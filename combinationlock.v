==> flow/design.v <==
module combinationlock(CLOCK_50, SW, KEY, HEX5);
   input CLOCK_50;
	input [9:6] SW;
	input [3:0] KEY;
	output [0:6] HEX5;
	assign clock = CLOCK_50;
	assign X = SW[9:6];
	assign enter = KEY[0];
	assign change = KEY[1];
	assign resetn = KEY[2];
	wire clock, enter, change, resetn;
   wire alarm, new, open;
	wire [3:0] X;
	wire [3:0] combination;
	wire correct;
	wire enter_pulse, change_pulse;
	wire [0:6] leds;
	register storage(X, clock, new, resetn, combination);
	compare test(X, combination, correct);
   inputConditioning condition_enter(clock, enter, enter_pulse);
   inputConditioning condition_change(clock, change, change_pulse);
   moorestatemachine combinationlock(correct, clock, enter_pulse, change_pulse, resetn, alarm, new, open);
	hex7seg display(alarm, new, open, leds);
	assign HEX5 = leds;
endmodule
module register(D, clock, enable, resetn, Q);
	input [3:0] D;
	input clock, resetn, enable;
	output reg [3:0] Q;
	always @(posedge clock, negedge resetn)
	if (resetn == 0)
		Q <= 4'b0110;
	else if (enable == 1)
		Q <= D;
endmodule
module compare(A, B, s);
	input [3:0] A, B;
	output reg s;
	always @(A, B)
	begin
		if (A == B)
			s = 1;
		else
			s = 0;
	end
endmodule
module inputConditioning(Clock, a, a_pulse);
	input Clock, a;
	output a_pulse;
	reg [2:1] y, Y;
	parameter [2:1] A = 2'b00, B = 2'b01, C = 2'b10;
	always @(a, y)
		case (y)
			A: if (a) 	Y = B;
				else 		Y = A;
			B: if (a) 	Y = C;
				else 		Y = A;
			C: if (a) 	Y = C;
				else 		Y = A;
			default: 	Y = 2'bxx;
	endcase
	always @(posedge Clock)
		y <= Y;
	assign a_pulse = (y == B);
endmodule
module moorestatemachine(correct, clock, enter, change, resetn, alarm, new, open);
	input clock, resetn, enter, change, correct;
	output alarm, new, open;
	reg[2:0] y, Y;
	parameter Default = 3'b000, Open = 3'b001, Fail = 3'b010, Alarm = 3'b011, Change = 3'b100;  
	always @(y, enter, change, correct)
	begin
		case(y)
			Default:
				if (correct == 1 & enter == 1 & change == 0) Y = Open;
				else if (correct == 1 & enter == 0 & change == 1) Y = Change;
				else if (correct == 0 & enter == 1 & change == 0) Y = Fail;
				else if (correct == 0 & enter == 0 & change == 1) Y = Fail;
				else Y = Default;
			Open:
				if (enter == 1 & change == 0) Y = Default;
				else Y = Open;
			Fail:
				if (correct == 1 & enter == 1 & change == 0) Y = Open;
				else if (correct == 1 & enter == 0 & change == 1) Y = Change;
				else if (correct == 0 & enter == 1 & change == 0) Y = Alarm;
				else if (correct == 0 & enter == 0 & change == 1) Y = Alarm;
				else Y = Fail;
			Alarm: 
				Y = Alarm;
			Change:
				if (enter == 1 | change == 1) Y = Default;
				else Y = Change;
			default: Y = 3'bxxx;
		endcase
	end
	always @(posedge clock, negedge resetn)
	begin
		if (resetn == 0)
			y <= Default;
		else 
			y <= Y;
	end
	assign open = (y == Open);
	assign new = (y == Change);
	assign alarm = (y == Alarm);
endmodule
module hex7seg(alarm, new, open, leds);
	input alarm, new, open;
	reg [1:0] hex;
	output reg [0:6] leds;
	always @(alarm, new, open)
	begin
		if (alarm == 1)
			hex <= 2'b01;
		else if (open == 1)
			hex <= 2'b11;
		else if (new == 1)
			hex <= 2'b10;
		else
			hex <= 2'b00;
		case(hex)
			0: leds = 7'b1111110;  
			1: leds = 7'b0001000;  
			2: leds = 7'b1101010;  
			3: leds = 7'b0000001;  
		endcase
	end
endmodule
# == Reports on combinationlock ==
# Tool output for the design above, in the order of the flow.
# Lines are those of the file above, counted from 1.
# Not given: -
# setup
top_module,combinationlock
clock_port,CLOCK_50
lib,sky130hd
corner,tt_025C_1v80

# == Word-level counts ==
# Source: Yosys, flattened and elaborated, memories not mapped. Widths are those after wreduce; folded enables and synchronous resets count as part of the registers. Registers that Yosys merges into a memory's read port (data or address) are not register bits. Print and check cells do not count. Equal cells are merged and count once.
# word_totals
regBits,11
output_inout_bits,7
inputBits,9
wordCells,57
# op_classes
muxes,22
bitwise,13
equal,12
reduce_and_logical,6
# op_table
cell,count
7-bit case mux with 4-bit select,1
3-bit two-way mux,7
3-bit case mux with 5-bit select,1
2-bit two-way mux,6
1-bit bitwise AND,9
2-bit equality test (second input constant),4
2-bit case mux with 2-bit select,2
2-bit by 1-bit equality test with 1-bit output (second input constant),3
2-bit logical NOT,3
3-bit by 2-bit equality test with 1-bit output (second input constant),2
1-bit two-way mux,5
2-bit OR reduction,2
4-bit equality test,1
1-bit inverter,3
3-bit by 1-bit equality test with 1-bit output (second input constant),1
3-bit equality test (second input constant),1
3-bit logical NOT,1
1-bit bitwise OR,1

# == Longest topological paths ==
# Yosys ltp: most cells in a row. Word level: on the elaborated netlist, between registers, memories and ports. Mapped: between sequential cells and ports; inverters and the memories' decode and read muxes count.
# depth
depth_word,10
abc_area,0
depth_mapped,5
depth_no_buf,5

# == Netlist ==
# Yosys stat after the flow's synthesis: flattened, memories mapped to cells. It holds for the ABC_AREA given above (unset counts as 0); a run with the other value may have another netlist.
# types
type,count,area_total_um2
sky130_fd_sc_hd__dfrtp_1,6,150.144
sky130_fd_sc_hd__dfxtp_1,4,80.077
sky130_fd_sc_hd__dfstp_2,3,78.826
sky130_fd_sc_hd__mux2_2,4,45.043
sky130_fd_sc_hd__xnor2_1,4,35.034
sky130_fd_sc_hd__ha_1,2,25.024
sky130_fd_sc_hd__buf_4,3,22.522
sky130_fd_sc_hd__inv_1,6,22.522
sky130_fd_sc_hd__nor2b_1,3,18.768
sky130_fd_sc_hd__a31o_2,2,17.517
sky130_fd_sc_hd__o41ai_2,1,16.266
sky130_fd_sc_hd__and2_1,2,12.512
sky130_fd_sc_hd__nand2b_1,2,12.512
sky130_fd_sc_hd__nand4_2,1,12.512
sky130_fd_sc_hd__nor2_1,3,11.261
sky130_fd_sc_hd__xor2_1,1,8.758
sky130_fd_sc_hd__a211oi_1,1,7.507
sky130_fd_sc_hd__o31ai_1,1,7.507
# Other cell types: 6; their cells: 6.
# synth_totals
cell_count,55
seq_area_um2,309.0
buffers,4
flip_flops,13
mapped_area_um2,615.6
# The figures by module come from a second, unflattened synthesis with its own total; it is not the netlist above.
# unflattened
cells_unflattened,55
area_unflattened_um2,651.9
# Rows give one instance, submodules left out.
# by_module
module,seq_area_um2,n_inst,mod_area_um2,n_cells
moorestatemachine,126.4,1,267.8,23
register,102.6,1,147.6,8
inputConditioning,40.0,2,72.6,6
compare,0.0,1,47.5,5
hex7seg,0.0,1,43.8,7
combinationlock,0.0,1,0.0,0

# == Timing after synthesis ==
# Source: OpenSTA report_checks on the synthesized netlist (no wires, ideal clock, input and output delay 20% of the period each), path of least setup slack; recovery checks are left aside. Register names are those of the netlist, which keeps one name where synthesis merged equal registers.
# synth_path
kind,reg-to-output
start,register combinationlock.y
end,output HEX5[2]
t_arrival_ps,1034
delay_ps,1034
tclk_ps,1340
t_first_pin_ps,0
driving_pins,4
n_path_buf,2
required_time_ps,1072
out_delay_ps,268
setup_slack_ps,38
synth_period_reached_ps,1302
# "delay_ps" = arrival - input delay + setup time.
# At an output port there is no setup time.
# "driving_pins" counts driving pins, that of a launching flip-flop among them; a cell with two outputs on the path counts twice.
# "synth_period_reached_ps" = period - worst setup slack (recovery checks aside). The figure is calculated, with input and output delays left at 20% of the set period.
# An end named without its bit number is one bit of that signal or, where synthesis recoded a state register, one of its new flip-flops.
# synth_between
path_cell_list,sky130_fd_sc_hd__dfrtp_1 -> sky130_fd_sc_hd__buf_2 -> sky130_fd_sc_hd__nor3_1 -> sky130_fd_sc_hd__buf_4
# synth_lines
element,line,rtl
start: declaration,69,"reg[2:0] y, Y;"
start: assignment,100,y <= Default;
start: assignment,102,y <= Y;
end: declaration,5,output [0:6] HEX5;
# No chain of elaborated cells between the ends is given.
# Nets of the timed path that keep an RTL name, with a line that drives or declares them; the list need not be complete.
# synth_nets
signal,line,rtl
HEX5[4],122,case(hex)

# == Worst path after layout ==
# From the final timing report of entry A: the path of least setup slack in the routed layout; clock arrival at registers is part of the times.
# The path's times are printed in steps of 10 ps; the period is the one set.
# layout_path
kind,reg-to-output
start,register combinationlock.y
end,output HEX5[2]
t_first_pin_ps,260
required_time_ps,700
driving_pins,4
n_path_buf,2
setup_slack_ps,-430
tclk_ps,880
out_delay_ps,180
t_arrival_ps,1130
# An end named without its bit number is one bit of that signal or, where synthesis recoded a state register, one of its new flip-flops.
# The rows between start and end are the longest chain of elaborated cells between them; the timing report does not say that the signal goes this way. Where chains are equally long, one stands for them.
# Each line given opens the expression or statement behind the cell; cells for indexed reads and writes are added by Yosys, which also makes memories of some case tables.
# layout_between
path_cell_list,sky130_fd_sc_hd__dfrtp_2 -> sky130_fd_sc_hd__buf_6 -> sky130_fd_sc_hd__nor3_4 -> sky130_fd_sc_hd__buf_2
elab_chain_len,6
cone_cells,11
classes_between,eq/ne (6); mux (4); reduce/logical (1)
# layout_lines
element,line,rtl
start: declaration,69,"reg[2:0] y, Y;"
start: assignment,100,y <= Default;
start: assignment,102,y <= Y;
3-bit equality test,105,assign new = (y == Change);
2-bit two-way mux,118,else if (new == 1)
2-bit two-way mux,116,else if (open == 1)
2-bit two-way mux,114,if (alarm == 1)
2-bit equality test,122,case(hex)
7-bit case mux with 4-bit select,122,
end: declaration,5,output [0:6] HEX5;

# Record of 2 stored runs of the RTL-to-layout flow on combinationlock, platform sky130hd. The runs are unordered. Constraints: input delay and output delay 20% of the set period each, output load 0.01 pF.
# "period_reached_ps" is the run's clock period less its worst setup slack. It is reckoned from that one timing run; input and output delays stay at 20% of the period that was set.
# "totalPower_mw": no workload was simulated; the value follows from the tool's default switching activity.
# Settings: - = not set for that run.
run,period_ns,CORE_UTILIZATION,PLACE_DENSITY_LB_ADDON,CELL_PAD_IN_SITES_DETAIL_PLACEMENT,ABC_AREA,SLEW_MARGIN,MIN_ROUTING_LAYER,MAX_ROUTING_LAYER,CAP_MARGIN,CORE_MARGIN,PLACE_DENSITY,CORE_ASPECT_RATIO,GPL_TIMING_DRIVEN,GPL_ROUTABILITY_DRIVEN,CTS_CLUSTER_DIAMETER,finish.stdcell_area_um2,timing.setup.tns_ps,die_um2,ys_area_um2,timing.setup.ws_ps,period_reached_ps,totalPower_mw
entry A,0.88,43,0.21,0,0,35,met1,met4,20,2,-,-,-,-,-,1037.2,-5010,1750.2,615.6,-427,1307,3.276
entry B,0.94,32,-,-,-,20,-,-,30,4,0.91,1.02,0,1,51,1031.0,-4538,2689.5,615.6,-446,1386,3.057
